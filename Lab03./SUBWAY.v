==> flow/design.v <==
module SUBWAY(
    clk,
    rst_n,
    in_valid,
    init,
    in0,
    in1,
    in2,
    in3,
    out_valid,
    out
);
input clk, rst_n;
input in_valid;
input [1:0] init;
input [1:0] in0, in1, in2, in3; 
output reg       out_valid;
output reg [1:0] out;
parameter IDLE =2'b00;
parameter IN_DATA = 2'b01;
parameter CAL = 2'b10;
parameter OUT = 2'b11;
integer i,j;
reg [1:0] current_state,next_state;
reg [1:0]map[0:3][0:63];
reg [1:0]move[0:62];
reg [5:0]out_cnt;
reg [5:0]in_cnt;
reg [1:0] now_place;
reg [1:0] new_place1,new_place2,new_place3,new_place4,new_place5,new_place6,new_place7;
reg signed [2:0] dis0,dis1,dis2,dis3,dis4,dis5,dis6; 
always@(posedge clk or negedge rst_n)begin
    if(!rst_n)begin
        current_state<=IDLE;
    end
    else current_state<=next_state;
end
always@(*)begin
    case(current_state)
    IDLE:begin
        if(in_valid==1) next_state = IN_DATA;
        else next_state = IDLE;
    end
    IN_DATA:begin
        if(in_valid==1)next_state = IN_DATA;
        else next_state = CAL;
    end
    CAL:next_state = OUT;
    OUT:begin
        if(out_cnt==62)next_state = IDLE;
        else next_state = OUT;
    end
    endcase
end
always @(posedge clk or negedge rst_n) begin
    if(!rst_n)begin
        now_place<=0;
    end
    else if(in_valid&&current_state==IDLE) now_place<=init;
    else if(current_state==IDLE) now_place<=0;
    else now_place<=now_place;
end
always @(posedge clk or negedge rst_n) begin
    if(!rst_n)in_cnt<=0;
    else if(in_valid)in_cnt<=in_cnt+1;
    else  in_cnt<=0;
end
always @(posedge clk or negedge rst_n) begin
    if(!rst_n)begin
        for(i=0;i<4;i=i+1)begin
            for(j=0;j<64;j=j+1)begin
                map[i][j]<=0;
            end
        end
    end
    else if(in_valid)begin
        map[0][in_cnt]<=in0;
        map[1][in_cnt]<=in1;
        map[2][in_cnt]<=in2;
        map[3][in_cnt]<=in3;
    end
    else begin
        for(i=0;i<4;i=i+1)begin
            for(j=0;j<64;j=j+1)begin
                map[i][j]<=map[i][j];
            end
    end
    end
end
always@(*)begin
    if(map[0][8]==0) dis0 = now_place-0;
    else if(map[1][8]==0) dis0 = now_place-1;
    else if(map[2][8]==0) dis0 = now_place-2;
    else dis0 = now_place-3;
end
always @(*) begin
    new_place1 = now_place-dis0;
end
always @(*) begin
    if(map[0][16]==0) dis1 = new_place1-0;
    else if(map[1][16]==0) dis1 = new_place1-1;
    else if(map[2][16]==0) dis1 = new_place1-2;
    else dis1 = new_place1-3;
end
always @(*) begin
    new_place2 = new_place1-dis1;
end
always @(*) begin
    if(map[0][24]==0) dis2 = new_place2-0;
    else if(map[1][24]==0) dis2 = new_place2-1;
    else if(map[2][24]==0) dis2 = new_place2-2;
    else dis2 = new_place2-3;
end
always @(*) begin
    new_place3 = new_place2-dis2;
end
always @(*) begin
    if(map[0][32]==0) dis3 = new_place3-0;
    else if(map[1][32]==0) dis3 = new_place3-1;
    else if(map[2][32]==0) dis3 = new_place3-2;
    else dis3 = new_place3-3;
end
always @(*) begin
    new_place4 = new_place3-dis3;
end
always @(*) begin
    if(map[0][40]==0) dis4 = new_place4-0;
    else if(map[1][40]==0) dis4 = new_place4-1;
    else if(map[2][40]==0) dis4 = new_place4-2;
    else dis4 = new_place4-3;
end
always @(*) begin
    new_place5 = new_place4-dis4;
end
always @(*) begin
    if(map[0][48]==0) dis5 = new_place5-0;
    else if(map[1][48]==0) dis5 = new_place5-1;
    else if(map[2][48]==0) dis5 = new_place5-2;
    else dis5 = new_place5-3;
end
always @(*) begin
    new_place6 = new_place5-dis5;
end
always @(*) begin
    if(map[0][56]==0) dis6 = new_place6-0;
    else if(map[1][56]==0) dis6 = new_place6-1;
    else if(map[2][56]==0) dis6 = new_place6-2;
    else dis6 = new_place6-3;
end
always @(*) begin
    new_place7 = new_place6-dis6;
end
always @(posedge clk or negedge rst_n) begin
    if(!rst_n)begin
        for(i=0;i<63;i=i+1)begin
            move[i]<=0;
        end
    end
    else if(current_state==IDLE)begin
        for(i=0;i<63;i=i+1) move[i]<=0;
    end
    else if(current_state==CAL)begin
        move[0]<=0;
        move[2]<=0;
        move[8]<=0;
        move[10]<=0;
        move[16]<=0;
        move[18]<=0;
        move[24]<=0;
        move[26]<=0;
        move[32]<=0;
        move[34]<=0;
        move[40]<=0;
        move[42]<=0;
        move[48]<=0;
        move[50]<=0;
        move[58]<=0;
        move[60]<=0;
        move[62]<=0;
        if(map[now_place][2]==2'b10||map[now_place][2]==2'b00) move[1]<=0;
        else if(map[now_place][2]==2'b01)move[1]<=2'b11;
        if(map[now_place][4]==2'b01) move[3]<=2'b11;
        else move[3]<=2'b00;
        if(dis0==-3)begin
            move[4]<=2'b01;
            move[6]<=2'b01;
            move[7]<=2'b01;
            if(map[now_place+1][6]==2'b01) move[5]<=2'b11;
            else move[5]<=2'b00;
        end
        else if(dis0==-2)begin
            move[4]<=2'b01;
            move[6]<=2'b01;
            move[7]<=2'b00;
            if(map[now_place+1][6]==2'b01) move[5]<=2'b11;
            else move[5]<=2'b00;
        end
        else if(dis0==-1)begin
            move[4]<=2'b01;
            move[6]<=2'b00;
            move[7]<=2'b00;
            if(map[now_place+1][6]==2'b01) move[5]<=2'b11;
            else move[5]<=2'b00;
        end
        else if(dis0==0)begin
            move[4]<=2'b00;
            move[6]<=2'b00;
            move[7]<=2'b00;
            if(map[now_place][6]==2'b01) move[5]<=2'b11;
            else move[5]<=2'b00;
        end
        else if(dis0==3)begin
            move[4]<=2'b10;
            move[6]<=2'b10;
            move[7]<=2'b10;
            if(map[now_place-1][6]==2'b01) move[5]<=2'b11;
            else move[5]<=2'b00;
        end
        else if(dis0==2)begin
            move[4]<=2'b10;
            move[6]<=2'b10;
            move[7]<=2'b00;
            if(map[now_place-1][6]==2'b01) move[5]<=2'b11;
            else move[5]<=2'b00;
        end
        else if(dis0==1)begin
            move[4]<=2'b10;
            move[6]<=2'b00;
            move[7]<=2'b00;
            if(map[now_place-1][6]==2'b01) move[5]<=2'b11;
            else move[5]<=2'b00;
        end
        if(map[new_place1][12]==2'b01) move[11]<=2'b11;
        else move[11]<=2'b00;
        if(map[new_place1][10]==2'b01) move[9]<=2'b11;
        else move[9]<=2'b00;
        if(dis1==-3)begin
            move[12]<=2'b01;
            move[14]<=2'b01;
            move[15]<=2'b01;
            if(map[new_place1+1][14]==2'b01) move[13]<=2'b11;
            else move[13]<=2'b00;
        end
        else if(dis1==-2)begin
            move[12]<=2'b01;
            move[14]<=2'b01;
            move[15]<=2'b00;
            if(map[new_place1+1][14]==2'b01) move[13]<=2'b11;
            else move[13]<=2'b00;
        end
        else if(dis1==-1)begin
            move[12]<=2'b01;
            move[14]<=2'b00;
            move[15]<=2'b00;
            if(map[new_place1+1][14]==2'b01) move[13]<=2'b11;
            else move[13]<=2'b00;
        end
        else if(dis1==0)begin
            move[12]<=2'b00;
            move[14]<=2'b00;
            move[15]<=2'b00;
            if(map[new_place1][14]==2'b01) move[13]<=2'b11;
            else move[13]<=2'b00;
        end
        else if(dis1==1)begin
            move[12]<=2'b10;
            move[14]<=2'b00;
            move[15]<=2'b00;
            if(map[new_place1-1][14]==2'b01) move[13]<=2'b11;
            else move[13]<=2'b00;
        end
        else if(dis1==2)begin
            move[12]<=2'b10;
            move[14]<=2'b10;
            move[15]<=2'b00;
            if(map[new_place1-1][14]==2'b01) move[13]<=2'b11;
            else move[13]<=2'b00;
        end
        else if(dis1==3)begin
            move[12]<=2'b10;
            move[14]<=2'b10;
            move[15]<=2'b10;
            if(map[new_place1-1][14]==2'b01) move[13]<=2'b11;
            else move[13]<=2'b00;
        end
        if(map[new_place2][18]==2'b01) move[17]<=2'b11;
        else move[17]<=2'b00;
        if(map[new_place2][20]==2'b01) move[19]<=2'b11;
        else move[19]<=2'b00;
        if(dis2==-3)begin
            move[20]<=2'b01;
            move[22]<=2'b01;
            move[23]<=2'b01;
            if(map[new_place2+1][22]==2'b01) move[21]<=2'b11;
            else move[21]<=2'b00;
        end
        else if(dis2==-2)begin
            move[20]<=2'b01;
            move[22]<=2'b01;
            move[23]<=2'b00;
            if(map[new_place2+1][22]==2'b01) move[21]<=2'b11;
            else move[21]<=2'b00;
        end
        else if(dis2==-1)begin
            move[20]<=2'b01;
            move[22]<=2'b00;
            move[23]<=2'b00;
            if(map[new_place2+1][22]==2'b01) move[21]<=2'b11;
            else move[21]<=2'b00;
        end
        else if(dis2==0)begin
            move[20]<=2'b00;
            move[22]<=2'b00;
            move[23]<=2'b00;
            if(map[new_place2][22]==2'b01) move[21]<=2'b11;
            else move[21]<=2'b00;
        end
        else if(dis2==1)begin
            move[20]<=2'b10;
            move[22]<=2'b00;
            move[23]<=2'b00;
            if(map[new_place2-1][22]==2'b01) move[21]<=2'b11;
            else move[21]<=2'b00;
        end
        else if(dis2==2)begin
            move[20]<=2'b10;
            move[22]<=2'b10;
            move[23]<=2'b00;
            if(map[new_place2-1][22]==2'b01) move[21]<=2'b11;
            else move[21]<=2'b00;
        end
        else if(dis2==3)begin
            move[20]<=2'b10;
            move[22]<=2'b10;
            move[23]<=2'b10;
            if(map[new_place2-1][22]==2'b01) move[21]<=2'b11;
            else move[21]<=2'b00;
        end
        if(map[new_place3][26]==2'b01) move[25]<=2'b11;
        else move[25]<=2'b00;
        if(map[new_place3][28]==2'b01) move[27]<=2'b11;
        else move[27]<=2'b00;
        if(dis3==-3)begin
            move[28]<=2'b01;
            move[30]<=2'b01;
            move[31]<=2'b01;
            if(map[new_place3+1][30]==2'b01) move[29]<=2'b11;
            else move[29]<=2'b00;
        end
        else if(dis3==-2)begin
            move[28]<=2'b01;
            move[30]<=2'b01;
            move[31]<=2'b00;
            if(map[new_place3+1][30]==2'b01) move[29]<=2'b11;
            else move[29]<=2'b00;
        end
        else if(dis3==-1)begin
            move[28]<=2'b01;
            move[30]<=2'b00;
            move[31]<=2'b00;
            if(map[new_place3+1][30]==2'b01) move[29]<=2'b11;
            else move[29]<=2'b00;
        end
        else if(dis3==0)begin
            move[28]<=2'b00;
            move[30]<=2'b00;
            move[31]<=2'b00;
            if(map[new_place3][30]==2'b01) move[29]<=2'b11;
            else move[29]<=2'b00;
        end
        else if(dis3==1)begin
            move[28]<=2'b10;
            move[30]<=2'b00;
            move[31]<=2'b00;
            if(map[new_place3-1][30]==2'b01) move[29]<=2'b11;
            else move[29]<=2'b00;
        end
        else if(dis3==2)begin
            move[28]<=2'b10;
            move[30]<=2'b10;
            move[31]<=2'b00;
            if(map[new_place3-1][30]==2'b01) move[29]<=2'b11;
            else move[29]<=2'b00;
        end
        else if(dis3==3)begin
            move[28]<=2'b10;
            move[30]<=2'b10;
            move[31]<=2'b10;
            if(map[new_place3-1][30]==2'b01) move[29]<=2'b11;
            else move[29]<=2'b00;
        end
        if(map[new_place4][34]==2'b01) move[33]<=2'b11;
        else move[33]<=2'b00;
        if(map[new_place4][36]==2'b01) move[35]<=2'b11;
        else move[35]<=2'b00;
        if(dis4==-3)begin
            move[36]<=2'b01;
            move[38]<=2'b01;
            move[39]<=2'b01;
            if(map[new_place4+1][38]==2'b01) move[37]<=2'b11;
            else move[37]<=2'b00;
        end
        else if(dis4==-2)begin
            move[36]<=2'b01;
            move[38]<=2'b01;
            move[39]<=2'b00;
            if(map[new_place4+1][38]==2'b01) move[37]<=2'b11;
            else move[37]<=2'b00;
        end
        else if(dis4==-1)begin
            move[36]<=2'b01;
            move[38]<=2'b00;
            move[39]<=2'b00;
            if(map[new_place4+1][38]==2'b01) move[37]<=2'b11;
            else move[37]<=2'b00;
        end
        else if(dis4==0)begin
            move[36]<=2'b00;
            move[38]<=2'b00;
            move[39]<=2'b00;
            if(map[new_place4][38]==2'b01) move[37]<=2'b11;
            else move[37]<=2'b00;
        end
        else if(dis4==1)begin
            move[36]<=2'b10;
            move[38]<=2'b00;
            move[39]<=2'b00;
            if(map[new_place4-1][38]==2'b01) move[37]<=2'b11;
            else move[37]<=2'b00;
        end
        else if(dis4==2)begin
            move[36]<=2'b10;
            move[38]<=2'b10;
            move[39]<=2'b00;
            if(map[new_place4-1][38]==2'b01) move[37]<=2'b11;
            else move[37]<=2'b00;
        end
        else if(dis4==3)begin
            move[36]<=2'b10;
            move[38]<=2'b10;
            move[39]<=2'b10;
            if(map[new_place4-1][38]==2'b01) move[37]<=2'b11;
            else move[37]<=2'b00;
        end
        if(map[new_place5][42]==2'b01) move[41]<=2'b11;
        else move[41]<=2'b00;
        if(map[new_place5][44]==2'b01) move[43]<=2'b11;
        else move[43]<=2'b00;
        if(dis5==-3)begin
            move[44]<=2'b01;
            move[46]<=2'b01;
            move[47]<=2'b01;
            if(map[new_place5+1][46]==2'b01) move[45]<=2'b11;
            else move[45]<=2'b00;
        end
        if(dis5==-2)begin
            move[44]<=2'b01;
            move[46]<=2'b01;
            move[47]<=2'b00;
            if(map[new_place5+1][46]==2'b01) move[45]<=2'b11;
            else move[45]<=2'b00;
        end
        if(dis5==-1)begin
            move[44]<=2'b01;
            move[46]<=2'b00;
            move[47]<=2'b00;
            if(map[new_place5+1][46]==2'b01) move[45]<=2'b11;
            else move[45]<=2'b00;
        end
        if(dis5==0)begin
            move[44]<=2'b00;
            move[46]<=2'b00;
            move[47]<=2'b00;
            if(map[new_place5][46]==2'b01) move[45]<=2'b11;
            else move[45]<=2'b00;
        end
        if(dis5==1)begin
            move[44]<=2'b10;
            move[46]<=2'b00;
            move[47]<=2'b00;
            if(map[new_place5-1][46]==2'b01) move[45]<=2'b11;
            else move[45]<=2'b00;
        end
        if(dis5==2)begin
            move[44]<=2'b10;
            move[46]<=2'b10;
            move[47]<=2'b00;
            if(map[new_place5-1][46]==2'b01) move[45]<=2'b11;
            else move[45]<=2'b00;
        end
        if(dis5==3)begin
            move[44]<=2'b10;
            move[46]<=2'b10;
            move[47]<=2'b10;
            if(map[new_place5-1][46]==2'b01) move[45]<=2'b11;
            else move[45]<=2'b00;
        end
        if(map[new_place6][50]==2'b01) move[49]<=2'b11;
        else move[49]<=2'b00;
        if(map[new_place6][52]==2'b01) move[51]<=2'b11;
        else move[51]<=2'b00;
        if(dis6==-3)begin
            move[52]<=2'b01;
            move[54]<=2'b01;
            move[55]<=2'b01;
            if(map[new_place6+1][54]==2'b01) move[53]<=2'b11;
            else move[53]<=2'b00;
        end
        if(dis6==-2)begin
            move[52]<=2'b01;
            move[54]<=2'b01;
            move[55]<=2'b00;
            if(map[new_place6+1][54]==2'b01) move[53]<=2'b11;
            else move[53]<=2'b00;
        end
        if(dis6==-1)begin
            move[52]<=2'b01;
            move[54]<=2'b00;
            move[55]<=2'b00;
            if(map[new_place6+1][54]==2'b01) move[53]<=2'b11;
            else move[53]<=2'b00;
        end
        if(dis6==0)begin
            move[52]<=2'b00;
            move[54]<=2'b00;
            move[55]<=2'b00;
            if(map[new_place6][54]==2'b01) move[53]<=2'b11;
            else move[53]<=2'b00;
        end
        if(dis6==3)begin
            move[52]<=2'b10;
            move[54]<=2'b10;
            move[55]<=2'b10;
            if(map[new_place6-1][54]==2'b01) move[53]<=2'b11;
            else move[53]<=2'b00;
        end
        if(dis6==2)begin
            move[52]<=2'b10;
            move[54]<=2'b10;
            move[55]<=2'b00;
            if(map[new_place6-1][54]==2'b01) move[53]<=2'b11;
            else move[53]<=2'b00;
        end
        if(dis6==1)begin
            move[52]<=2'b10;
            move[54]<=2'b00;
            move[55]<=2'b00;
            if(map[new_place6-1][54]==2'b01) move[53]<=2'b11;
            else move[53]<=2'b00;
        end
        if(map[new_place7][58]==2'b01) move[57]<=2'b11;
        else move[57]<=2'b00;
        if(map[new_place7][60]==2'b01) move[59]<=2'b11;
        else move[59]<=2'b00;
        if(map[new_place7][62]==2'b01)move[61]<=2'b11;
        else move[61]<=2'b00;
    end
    else begin
        for(i=0;i<63;i=i+1)begin
            move[i]<=move[i];
        end
    end
end
always @(posedge clk or negedge rst_n) begin
    if(!rst_n) out_cnt<=0;
    else if(current_state==OUT) out_cnt<=out_cnt+1;
    else out_cnt<=0;
end
always @(posedge clk or negedge rst_n) begin
    if(!rst_n)begin
        out_valid<=0;
    end
    else if(current_state==OUT) out_valid<=1;
    else out_valid<=0;
end
always @(posedge clk or negedge rst_n) begin
    if(!rst_n)begin
        out <=2'b00;
    end
    else if(out_valid&&next_state==OUT) out<=move[out_cnt];
    else if(out_cnt==0) out<=2'b00;
    else if(current_state==IDLE) out<=2'b00;
    else out<=2'b000;
end
endmodule
# Tool chain data of SUBWAY
# What the tools print for SUBWAY, step after step.
# Line numbers count from 1 in the design file above.
# Operators carry their Yosys type and port widths (W data, S select, Z words).
# Library cell names are shortened.
# The mark -- stands for no value.
# setup
design,SUBWAY
clk_port,clk
lib,sky130hd
pvt_corner,tt_025C_1v80

# Word level
# Yosys after proc, flatten, opt, wreduce and memory -nomap, before mapping. Print and check cells are not counted. Equal cells are merged and count once.
# word_totals
output_inout_bits,3
regBits,623
elab_cells,13213
input_bits,13
# op_classes
add_sub_neg,78
n_mux,1527
reduce_logical,607
equal,10693
# ops
cell,n
$eq A8 B8 Y1 const B,5248
$eq A8 B7 Y1 const B,2624
$pmux W2 S256,38
$eq A8 B6 Y1 const B,1312
$eq A8 B5 Y1 const B,656
$mux W2,1462
$eq A8 B4 Y1 const B,328
$eq A8 B3 Y1 const B,164
$reduce_bool A4 Y1,256
$eq A8 B2 Y1 const B,82
$reduce_and A2 Y1,264
$eq A6 B6 Y1 const B,63
$logic_not A8 Y1,42
$eq A8 B1 Y1 const B,41
$eq A6 B5 Y1 const B,32
$add A8 B6 Y8 const B,17
$eq A2 B1 Y1 const B,67
$eq A6 B4 Y1 const B,16
$pmux W2 S47,1
$add A8 B5 Y8 const B,9
$eq A3 B3 Y1 const B,21
$mux W3,21
$reduce_bool A8 Y1,7
$eq A6 B3 Y1 const B,8
$logic_not A2 Y1,23
$sub A2 B2 Y3 const B,14
$eq A3 B2 Y1 const B,14
$add A8 B4 Y8 const B,5
# Not listed: further kinds 23, cells in them 70.

# Logic depth
# Depth = most cells in a row (Yosys ltp): at word level without a register or memory, in the mapped netlist without a sequential cell, where the memories' decode and read muxes count.
# depth
ltp_word,49
abc_area,0
ltp_mapped,15
ltp_nobuf,14

# Mapped cells and area
# Source: synth_stat.txt of the flow (Yosys; design flattened, memories mapped). It holds for the ABC_AREA given above (unset counts as 0); a run with the other value may have another netlist.
# synth_totals
buffers,94
stdcells,1577
ff_cells,323
sequential_area_um2,8084.0
synth_area_um2,17015.1
# types
cell,n,area_total_um2
dfrtp_1,322,8.06E+03
mux2_2,235,2.65E+03
ha_1,47,588.064
nand2_1,144,540.518
a22oi_1,64,480.461
nor2_1,109,409.142
a222oi_1,38,380.365
clkbuf_1,85,319.056
a21oi_1,52,260.25
nand3_1,51,255.245
o21ai_0,51,255.245
a221oi_1,22,192.685
inv_1,38,142.637
a22o_1,16,140.134
mux2i_1,14,140.134
xnor2_1,15,131.376
a211oi_1,16,120.115
or2_2,18,112.608
# Not listed: further types 62, cells in them 240.

# Path before layout
# Source: OpenSTA report_checks on the synthesized netlist (no wires, ideal clock, input and output delay 20% of the period each), path of least setup slack; recovery checks are left aside. Register names are those of the netlist, which keeps one name where synthesis merged equal registers.
# synth_path
path_type,flip-flop to flip-flop
startpoint,register map
endpoint,register move[59][0]
clock_period_ns,4.45
delay_ns,4.291
path_buffers,1
path_stages,16
t_arrival_ns,4.165
launch_ns,0.000
setup_slack_ns,0.158
required_ns,4.324
setup_time_ns,0.126
period_less_setup_slack_ns,4.292
# "delay_ns" is the arrival time less input delay plus setup time.
# "path_stages": output pins that drive a net of the path, with the launching flip-flop's if there is one; two outputs of one cell count as two.
# "period_less_setup_slack_ns" is the clock period less the worst setup slack; recovery checks do not enter. This is arithmetic on one report: input and output delays are still those of the set period (20% each).
# An end named without its bit number is one bit of that signal or, where synthesis recoded a state register, one of its new flip-flops.
# Between the ends stands the longest chain of elaborated cells between them, by number of cells; it is not shown to be the way that was timed. Of several equally long chains one is given.
# Each line given opens the expression or statement behind the cell; cells for indexed reads and writes are added by Yosys, which also makes memories of some case tables.
# At most two assigning lines are given for a register; there are more.
# synth_between
cell_sequence,dfrtp_1 -> nor2_4 -> o32ai_1 -> ha_1 -> xor2_2 -> mux2i_4 -> xor2_2 -> ha_1 -> xnor2_1 -> xor2_1 -> nand2_2 -> and2_1 -> buf_4 -> mux4_2 -> o311ai_1 -> o31ai_2
elab_chain_len,23
cone_cells,282
classes_between,add/sub (10); eq/ne (256); mux (14); reduce/logical (2)
# synth_lines
item,line_no,text
start: declaration,25,reg [1:0]map[0:3][0:63];
start: assignment,72,map[i][j]<=0;
start: assignment,85,map[i][j]<=map[i][j];
$logic_not A2 Y1,128,else if(map[1][40]==0) dis4 = new_place4-1;
$mux W3,128,
$mux W3,127,if(map[0][40]==0) dis4 = new_place4-0;
$sub A2 B2 Y2,133,new_place5 = new_place4-dis4;
$sub A2 B2 Y3,139,else dis5 = new_place5-3;
$mux W3,138,else if(map[2][48]==0) dis5 = new_place5-2;
$mux W3,137,else if(map[1][48]==0) dis5 = new_place5-1;
[9 not listed],--,
$pmux W2 S256,553,if(map[new_place7][60]==2'b01) move[59]<=2'b11;
$mux W2,162,else if(current_state==CAL)begin
$mux W2,159,else if(current_state==IDLE)begin
$eq A2 B1 Y1,553,
$mux W2,553,
$mux W2,162,
$mux W2,159,
end: assignment,156,move[i]<=0;
end: assignment,160,for(i=0;i<63;i=i+1) move[i]<=0;
end: declaration,26,reg [1:0]move[0:62];

# Path in the finished layout
# From the final timing report of entry A: the path of least setup slack in the routed layout; clock arrival at registers is part of the times.
# layout_path
path_type,flip-flop to flip-flop
startpoint,register map
endpoint,register move[51][0]
t_arrival_ns,3.88
setup_slack_ns,0.07
clock_period_ns,3.49
required_ns,3.95
path_stages,17
setup_time_ns,0.09
launch_ns,0.54
path_buffers,5
# An end named without its bit number is one bit of that signal or, where synthesis recoded a state register, one of its new flip-flops.
# Between the ends stands the longest chain of elaborated cells between them, by number of cells; it is not shown to be the way that was timed. Of several equally long chains one is given.
# At most two assigning lines are given for a register; there are more.
# layout_between
cell_sequence,dfrtp_1 -> nor2_4 -> buf_12 -> nor2_8 -> ha_4 -> xor2_4 -> mux2i_4 -> xor2_4 -> buf_4 -> buf_4 -> buf_6 -> ha_4 -> buf_6 -> or4_4 -> nor2_4 -> a31oi_2 -> a211oi_1
elab_chain_len,18
cone_cells,275
classes_between,add/sub (6); eq/ne (256); mux (11); reduce/logical (2)
# layout_lines
item,line_no,text
start: declaration,25,reg [1:0]map[0:3][0:63];
start: assignment,72,map[i][j]<=0;
start: assignment,85,map[i][j]<=map[i][j];
$logic_not A2 Y1,128,else if(map[1][40]==0) dis4 = new_place4-1;
$mux W3,128,
$mux W3,127,if(map[0][40]==0) dis4 = new_place4-0;
$sub A2 B2 Y2,133,new_place5 = new_place4-dis4;
$sub A2 B2 Y3,139,else dis5 = new_place5-3;
$mux W3,138,else if(map[2][48]==0) dis5 = new_place5-2;
$mux W3,137,else if(map[1][48]==0) dis5 = new_place5-1;
[4 not listed],--,
$pmux W2 S256,500,if(map[new_place6][52]==2'b01) move[51]<=2'b11;
$mux W2,162,else if(current_state==CAL)begin
$mux W2,159,else if(current_state==IDLE)begin
$eq A2 B1 Y1,500,
$mux W2,500,
$mux W2,162,
$mux W2,159,
end: assignment,156,move[i]<=0;
end: assignment,160,for(i=0;i<63;i=i+1) move[i]<=0;
end: declaration,26,reg [1:0]move[0:62];

# Measured results for SUBWAY: 2 stored runs of the Yosys and OpenROAD flow on sky130hd. The settings differ; the order carries no meaning. The constraints put input and output delay at 20% of the set period each and load the outputs with 0.01 pF.
# "clock_period_reached_ns" is the run's clock period less its worst setup slack. It is reckoned from that one timing run; input and output delays stay at 20% of the period that was set.
# Among the settings, -- means not set for that run.
name,entry A,entry B
period_ns,3.49,4.37
CORE_UTILIZATION,39,40
SETUP_SLACK_MARGIN,0.96,-0.08
PLACE_DENSITY_LB_ADDON,0.22,--
CAP_MARGIN,25,20
MAX_ROUTING_LAYER,met5,--
CORE_MARGIN,2,2
SLEW_MARGIN,20,20
synth_chip_area_um2,17015.1,17015.1
die_footprint_um2,45315.8,44203.0
clock_period_reached_ns,3.420,4.083
ws_setup_ns,0.070,0.287
finish.stdcell_area_um2,21171.6,19125.8
